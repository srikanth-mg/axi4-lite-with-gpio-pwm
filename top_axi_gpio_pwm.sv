==> flow/design.v <==
`timescale 1ns / 1ps
module axi4_slave #(
    parameter ADDR_WIDTH = 4,
    parameter DATA_WIDTH = 32
)(
    input  logic     ACLK,
    input  logic     ARESET_N,
    input  logic [ADDR_WIDTH-1:0]  AWADDR,
    input  logic                   AWVALID,
    output logic                   AWREADY,
    input  logic [DATA_WIDTH-1:0]       WDATA,
    input  logic [(DATA_WIDTH/8)-1:0]   WSTRB,  
    input  logic                        WVALID,
    output logic                        WREADY,
    output logic [1:0]      BRESP,
    output logic            BVALID,
    input  logic            BREADY,
    input  logic [ADDR_WIDTH-1:0]   ARADDR,
    input  logic                    ARVALID,
    output logic                    ARREADY,
    output logic [DATA_WIDTH-1:0]  RDATA,
    output logic [1:0]             RRESP,
    output logic                   RVALID,
    input  logic                   RREADY,
    output logic                     write_en,
    output logic [ADDR_WIDTH-1:0]    write_addr,
    output logic [DATA_WIDTH-1:0]    write_data,
    input  logic [DATA_WIDTH-1:0]    read_data
);
logic aw_handshake;   
logic w_handshake;    
logic b_handshake;    
logic ar_handshake;    
assign AWREADY = ARESET_N ? 1'b1 : 1'b0;
assign WREADY  = ARESET_N ? 1'b1 : 1'b0;
assign ARREADY = ARESET_N ? 1'b1 : 1'b0;
assign aw_handshake = AWVALID & AWREADY;
assign w_handshake  = WVALID  & WREADY;
assign ar_handshake = ARVALID & ARREADY;
always_ff @(posedge ACLK) begin
    if (!ARESET_N) begin
        write_en   <= 1'b0;
        write_addr <= '0;
        write_data <= '0;
    end else begin
        if (aw_handshake && w_handshake) begin
            write_en   <= 1'b1;
            write_addr <= AWADDR;
            write_data <= WDATA;
        end else begin
            write_en   <= 1'b0;
        end
    end
end
always_ff @(posedge ACLK) begin
    if (!ARESET_N) begin
        BVALID <= 1'b0;
        BRESP  <= 2'b00;   
    end else begin
        if (write_en) begin
            BVALID <= 1'b1;
            BRESP  <= 2'b00;
        end else if (BVALID && BREADY) begin
            BVALID <= 1'b0;
        end
    end
end
always_ff @(posedge ACLK) begin
    if (!ARESET_N) begin
        RVALID <= 1'b0;
        RDATA  <= '0;
        RRESP  <= 2'b00;
    end else begin
        if (ar_handshake) begin
            RDATA  <= read_data;
            RRESP  <= 2'b00;
            RVALID <= 1'b1;
        end else if (RVALID && RREADY) begin
            RVALID <= 1'b0;
        end
    end
end
endmodule
`timescale 1ns / 1ps
module gpio
(
input logic [8-1:0] gpio_out_reg,
output logic [8-1:0] gpio_out,
input logic [8-1:0] gpio_in,
output logic [8-1:0] gpio_in_sampled
);
assign gpio_out = gpio_out_reg;
assign gpio_in_sampled = gpio_in;
endmodule
module pwm
(
input logic clk,
input logic rst_n,
input logic [31:0] duty_cycle,
input logic [31:0] period,
output logic pwm_out
);
logic [31:0] counter; 
always_ff@(posedge clk)begin
if(!rst_n)begin
counter <= 0;
end else begin
if(counter >= period)
counter <= 0;
else 
counter <= counter + 1;
end
end
assign pwm_out = (counter < duty_cycle);
endmodule
`timescale 1ns / 1ps
module regfile
#(parameter ADDR_WIDTH = 4,
 parameter DATA_WIDTH = 32)
(
input logic clk,
input logic rst_n,
input logic write_en,
input logic [ADDR_WIDTH-1:0] write_addr,
input logic [DATA_WIDTH-1:0] write_data,
input logic [ADDR_WIDTH-1:0] read_addr,
output logic [DATA_WIDTH-1:0] read_data,
output logic [8-1:0] gpio_out,
input logic [8-1:0] gpio_in,
output logic [31:0] pwm_duty,
output logic [31:0] pwm_period
);
logic [31:0] reg_gpio_out;
logic [31:0] reg_pwm_ctrl;
logic [31:0] reg_pwm_period;
always_ff @(posedge clk) begin
    if (!rst_n) begin
        reg_gpio_out  <= 32'h0000_0000;
        reg_pwm_ctrl  <= 32'h0000_0000;
        reg_pwm_period <= 32'd1000;
    end else begin
        if (write_en) begin
            case (write_addr)
                4'h0:   reg_gpio_out   <= write_data;
                4'h8:   reg_pwm_ctrl   <= write_data;
                4'hC: reg_pwm_period <= write_data;
                default:   ;
            endcase
        end
    end
end
always_comb begin
    case (read_addr)
        4'h0:   read_data = reg_gpio_out;
        4'h4:    read_data = {24'h0, gpio_in};
        4'h8:   read_data = reg_pwm_ctrl;
        4'hC: read_data = reg_pwm_period;
        default:           read_data = 32'hDEAD_BEEF;
    endcase
end
assign gpio_out   = reg_gpio_out[8-1:0];
assign pwm_duty   = reg_pwm_ctrl;
assign pwm_period = reg_pwm_period;
endmodule
`timescale 1ns / 1ps
module axi_gpio_pwm #(
    parameter ADDR_WIDTH = 4,
    parameter DATA_WIDTH = 32
)(
    input  logic                         ACLK,
    input  logic                         ARESET_N,
    input  logic [ADDR_WIDTH-1:0]        AWADDR,
    input  logic                         AWVALID,
    output logic                         AWREADY,
    input  logic [DATA_WIDTH-1:0]        WDATA,
    input  logic [(DATA_WIDTH/8)-1:0]    WSTRB,
    input  logic                         WVALID,
    output logic                         WREADY,
    output logic [1:0]                   BRESP,
    output logic                         BVALID,
    input  logic                         BREADY,
    input  logic [ADDR_WIDTH-1:0]        ARADDR,
    input  logic                         ARVALID,
    output logic                         ARREADY,
    output logic [DATA_WIDTH-1:0]        RDATA,
    output logic [1:0]                   RRESP,
    output logic                         RVALID,
    input  logic                         RREADY,
    input  logic [8-1:0]       gpio_in,
    output logic [8-1:0]       gpio_out,
    output logic                         pwm_out
);
logic write_en;
logic [ADDR_WIDTH-1:0] write_addr;
logic [DATA_WIDTH-1:0] write_data;
logic [DATA_WIDTH-1:0] read_data;
logic [8-1:0] gpio_out_reg;
logic [8-1:0] gpio_in_sampled;
logic [31:0] pwm_duty;
logic [31:0] pwm_period;
axi4_slave #(
    .ADDR_WIDTH(ADDR_WIDTH),
    .DATA_WIDTH(DATA_WIDTH)
) A1 (
    .ACLK       (ACLK),
    .ARESET_N    (ARESET_N),
    .AWADDR     (AWADDR),
    .AWVALID    (AWVALID),
    .AWREADY    (AWREADY),
    .WDATA      (WDATA),
    .WSTRB      (WSTRB),
    .WVALID     (WVALID),
    .WREADY     (WREADY),
    .BRESP      (BRESP),
    .BVALID     (BVALID),
    .BREADY     (BREADY),
    .ARADDR     (ARADDR),
    .ARVALID    (ARVALID),
    .ARREADY    (ARREADY),
    .RDATA      (RDATA),
    .RRESP      (RRESP),
    .RVALID     (RVALID),
    .RREADY     (RREADY),
    .write_en   (write_en),
    .write_addr (write_addr),
    .write_data (write_data),
    .read_data  (read_data)
);
regfile REGFILE (
    .clk         (ACLK),
    .rst_n        (ARESET_N),
    .write_en    (write_en),
    .write_addr  (write_addr),
    .write_data  (write_data),
    .read_addr   (ARADDR),
    .read_data   (read_data),
    .gpio_out    (gpio_out_reg),
    .gpio_in     (gpio_in),
    .pwm_duty    (pwm_duty),
    .pwm_period  (pwm_period)
);
gpio GPIO (
    .gpio_out_reg   (gpio_out_reg),
    .gpio_out       (gpio_out),
    .gpio_in        (gpio_in),
    .gpio_in_sampled(gpio_in_sampled)
);
pwm PWM (
    .clk        (ACLK),
    .rst_n       (ARESET_N),
    .duty_cycle   (pwm_duty),
    .period     (pwm_period),
    .pwm_out    (pwm_out)
);
endmodule
======== Step by step through the tools: axi_gpio_pwm ========
The steps from the RTL of axi_gpio_pwm to its reports follow in flow order.
Line numbers count from 1 in the design file above.
Operators carry their Yosys type and port widths (W data, S select, Z words).
Library cell names are shortened.
A cell with n/a has no value.
inputs
  top module .............................. axi_gpio_pwm
  clock input ............................. ACLK
  standard-cell library ................... sky130hd
  timing corner ........................... tt_025C_1v80

======== Word level ========
Counts by Yosys on the flattened word-level netlist (proc, flatten, opt, wreduce; memories kept). Register bits leave out memories and registers merged into their read ports (data or address). Print and check cells are left out. Cells with the same type and inputs are merged into one.
storage and ports
  register bits after elaboration ......... 199
  input port bits ......................... 59
  output and inout bits ................... 50
  cells after elaboration ................. 40
operators by class
  add/subtract/negate cells ............... 1
  order comparisons ....................... 2
  eq/ne operators ......................... 5
  muxes and demuxes ....................... 7
  bitwise gates (word level) .............. 4
  reduce/logical cells .................... 11
operators with widths
  operator                 count
  $pmux W32 S4             1
  $add A32 B1 Y32 const B  1
  $ge A32 B32 Y1           1
  $lt A32 B32 Y1           1
  $eq A4 B4 Y1 const B     4
  $logic_not A4 Y1         2
  $reduce_and A2 Y1        3
  $mux W1                  6
  $reduce_bool A2 Y1       2
  $eq A4 B3 Y1 const B     1
  $and A1 B1 Y1            3
  $logic_and A1 B1 Y1      3
  $reduce_or A2 Y1         1
  $not A1 Y1               1

======== Depth ========
Depth = most cells in a row (Yosys ltp): at word level without a register or memory, in the mapped netlist without a sequential cell, where the memories' decode and read muxes count.
depth
  word-level depth ........................ 4
  ABC_AREA ................................ 0
  depth in mapped cells ................... 8
  mapped depth without buffers ............ 7

======== After synthesis ========
The flow's flattened synthesis, as Yosys stat reports it; memories are mapped. The netlist is that of the ABC_AREA named above (0 if unset); the other value can give another one.
mapped netlist
  cells in the netlist .................... 1175
  chip area (Yosys) ....................... 9605.5 sq um
  sequential area ......................... 3983.8 sq um
  flip-flop cells ......................... 199
  buffers ................................. 85
cell types
  cell type  count  total area (sq um)
  dfxtp_1    199    3.98E+03
  nand2_1    279    1.05E+03
  ha_1       64     800.768
  a21boi_0   90     675.648
  a21oi_1    68     340.326
  o21ai_0    68     340.326
  inv_1      81     304.042
  xnor2_1    26     227.718
  clkbuf_1   56     210.202
  nor3_1     39     195.187
  a22oi_1    23     172.666
  buf_4      16     120.115
  a21o_1     13     97.594
  nand4_1    15     93.84
  a22o_1     8      70.067
  and2_1     10     62.56
  nand3_1    11     55.053
  and4_1     6      52.55
Other cell types: 36; their cells: 103.
By module: a second synthesis without flattening, with its own total; a netlist apart from the flattened one above.
unflattened totals
  cells (unflattened synthesis) ........... 1161
  area (unflattened synthesis) ............ 10641.5 sq um
Each row is one instance without its submodules.
by module
  module        instances  cells  area (sq um)  sequential area (sq um)
  regfile       1          478    4503.1        1921.8
  pwm           1          382    3104.2        640.6
  axi4_slave    1          285    2914.0        1421.4
  gpio          1          16     120.1         0.0
  axi_gpio_pwm  1          0      0.0           0.0

======== Path before layout ========
OpenSTA on the mapped netlist: ideal clock, no wires. The path of least setup slack (recovery checks aside). Input and output delay are each 20% of the period. Register names are those of the netlist, which keeps one name where synthesis merged equal registers.
path post-synthesis
  kind .................................... reg2out
  start point ............................. register REGFILE.reg_pwm_ctrl[21]
  end point ............................... output pwm_out
  clock period ............................ 4290 ps
  output delay ............................ 858 ps
  launch time at the first pin ............ 0 ps
  arrival ................................. 1530 ps
  data required time ...................... 3432 ps
  setup slack ............................. 1902 ps
  delay of the path ....................... 1530 ps
  driving pins on the path ................ 8
  buffers on the path ..................... 0
  synthesis period reached ................ 2388 ps
"delay of the path" = arrival - input delay + setup time.
A path that ends at an output port has no setup time.
"driving pins on the path": output pins that drive a net of the path, with the launching flip-flop's if there is one; two outputs of one cell count as two.
"synthesis period reached" is the clock period less the worst setup slack; recovery checks do not enter. This is arithmetic on one report: input and output delays are still those of the set period (20% each).
Between the ends stands the longest chain of elaborated cells between them, by number of cells; it is not shown to be the way that was timed. Of several equally long chains one is given.
A line is the first line of the expression or statement that the cell stems from. Yosys adds cells for indexed reads and writes and turns some case tables into memories.
on the way, post-synthesis
  cell sequence ........................... dfxtp_1 inv_1 ha_1 a21o_1 a21o_1 a221oi_1 o221ai_1 a21oi_1
  cells in the longest elaborated chain ... 1
  elaborated cells on any way between the ends .. 1
  source lines of those cells ............. 1
  those cells by class .................... 1 x compare
ends and longest elaborated chain, post-synthesis
  what                line  RTL
  start: declaration  134   logic [31:0] reg_pwm_ctrl;
  start: assignment   139   reg_pwm_ctrl  <= 32'h0000_0000;
  start: assignment   145   4'h8:   reg_pwm_ctrl   <= write_data;
  $lt A32 B32 Y1      114   assign pwm_out = (counter < duty_cycle);
  end: declaration    191   output logic                         pwm_out

======== Path in the finished layout ========
Path of least setup slack in the final report of run 2 (OpenROAD, finished layout, wires in). Where an end is a register, its clock arrival counts in the times.
The report prints the path's times to 10 ps; the period is as set.
path post-layout
  kind .................................... reg2out
  start point ............................. register REGFILE.reg_pwm_ctrl[21]
  end point ............................... output pwm_out
  clock period ............................ 2260 ps
  output delay ............................ 450 ps
  launch time at the first pin ............ 450 ps
  arrival ................................. 2120 ps
  data required time ...................... 1810 ps
  setup slack ............................. -310 ps
  driving pins on the path ................ 10
  buffers on the path ..................... 2
Between the ends stands the longest chain of elaborated cells between them, by number of cells; it is not shown to be the way that was timed. Of several equally long chains one is given.
on the way, post-layout
  cell sequence ........................... dfxtp_2 inv_2 ha_4 a21o_1 a21o_1 a221oi_2 buf_4 o221ai_2 a21oi_2 buf_2
  cells in the longest elaborated chain ... 1
  elaborated cells on any way between the ends .. 1
  source lines of those cells ............. 1
  those cells by class .................... 1 x compare
ends and longest elaborated chain, post-layout
  what                line  RTL
  start: declaration  134   logic [31:0] reg_pwm_ctrl;
  start: assignment   139   reg_pwm_ctrl  <= 32'h0000_0000;
  start: assignment   145   4'h8:   reg_pwm_ctrl   <= write_data;
  $lt A32 B32 Y1      114   assign pwm_out = (counter < duty_cycle);
  end: declaration    191   output logic                         pwm_out

FLOW RESULTS
============

Module axi_gpio_pwm, platform sky130hd: 2 stored runs of the flow (Yosys, OpenROAD) with differing settings, in no particular order. Input and output delays are each 20% of the period that was set; the output load is 0.01 pF.
"achieved clock period" means the clock period less the worst setup slack. The figure is calculated, with input and output delays left at 20% of the set period.
By "worst setup path time" is meant the share of the clock period that the worst setup path is allowed (20% is reserved at inputs, 20% at outputs), minus its slack. Clock arrival times at its registers enter into it.
"power consumption": no workload was simulated; the value follows from the tool's default switching activity.
"worst setup path time" is given in steps of 10 ps.

======== run 1 ========
==> flow/run.sh <==
#!/bin/bash
# the make line also repeats the synthesis and layout settings of config.mk as NAME=value (left out here)
make -C /OpenROAD-flow-scripts/flow DESIGN_CONFIG=/design/flow/config.mk WORK_HOME=/design/flow/orfs CLKGATE_MAP_FILE= finish
==> flow/config.mk <==
export PLATFORM = sky130hd
export DESIGN_NAME = axi_gpio_pwm
export DESIGN_NICKNAME = axi_gpio_pwm
export VERILOG_FILES = /design/flow/design.v
export SDC_FILE = /design/flow/constraint.sdc
export NUM_CORES = 4
export LEC_CHECK = 0
export ABC_AREA = 1
export CAP_MARGIN = 20
export CELL_PAD_IN_SITES_GLOBAL_PLACEMENT = 3
export CORE_ASPECT_RATIO = 1.55
export CORE_MARGIN = 4
export CORE_UTILIZATION = 57
export GPL_TIMING_DRIVEN = 0
export MAX_ROUTING_LAYER = met5
export SETUP_SLACK_MARGIN = 0.14
export SLEW_MARGIN = 20
==> flow/constraint.sdc <==
create_clock -name core_clock -period 1.49 [get_ports {ACLK}]
set_input_delay 0.2980 -clock core_clock [delete_from_list [all_inputs] [get_ports {ACLK}]]
set_output_delay 0.2980 -clock core_clock [all_outputs]
set_load 0.01 [all_outputs]

-------- run 1 --------
  not finished: placement ended with error GPL-0301

======== run 2 ========
==> flow/run.sh <==
#!/bin/bash
# the make line also repeats the synthesis and layout settings of config.mk as NAME=value (left out here)
make -C /OpenROAD-flow-scripts/flow DESIGN_CONFIG=/design/flow/config.mk WORK_HOME=/design/flow/orfs CLKGATE_MAP_FILE= finish
==> flow/config.mk <==
export PLATFORM = sky130hd
export DESIGN_NAME = axi_gpio_pwm
export DESIGN_NICKNAME = axi_gpio_pwm
export VERILOG_FILES = /design/flow/design.v
export SDC_FILE = /design/flow/constraint.sdc
export NUM_CORES = 4
export LEC_CHECK = 0
export CAP_MARGIN = 20
export CORE_MARGIN = 2
export CORE_UTILIZATION = 60
export SLEW_MARGIN = 20
==> flow/constraint.sdc <==
create_clock -name core_clock -period 2.26 [get_ports {ACLK}]
set_input_delay 0.4520 -clock core_clock [delete_from_list [all_inputs] [get_ports {ACLK}]]
set_output_delay 0.4520 -clock core_clock [all_outputs]
set_load 0.01 [all_outputs]

-------- measured, run 2 --------
  mapped cell area after synthesis ........ 9605.5 sq um
  full die area ........................... 17036.8 sq um
  standard-cell area after routing ........ 12449.4 sq um
  worst setup slack after layout .......... -314 ps
  summed negative setup slack ............. -1429 ps
  smallest hold slack ..................... 407 ps
  power consumption ....................... 7.196 mW
  achieved clock period ................... 2574 ps
  worst setup path time ................... 2120 ps
  critical path type ...................... reg2out
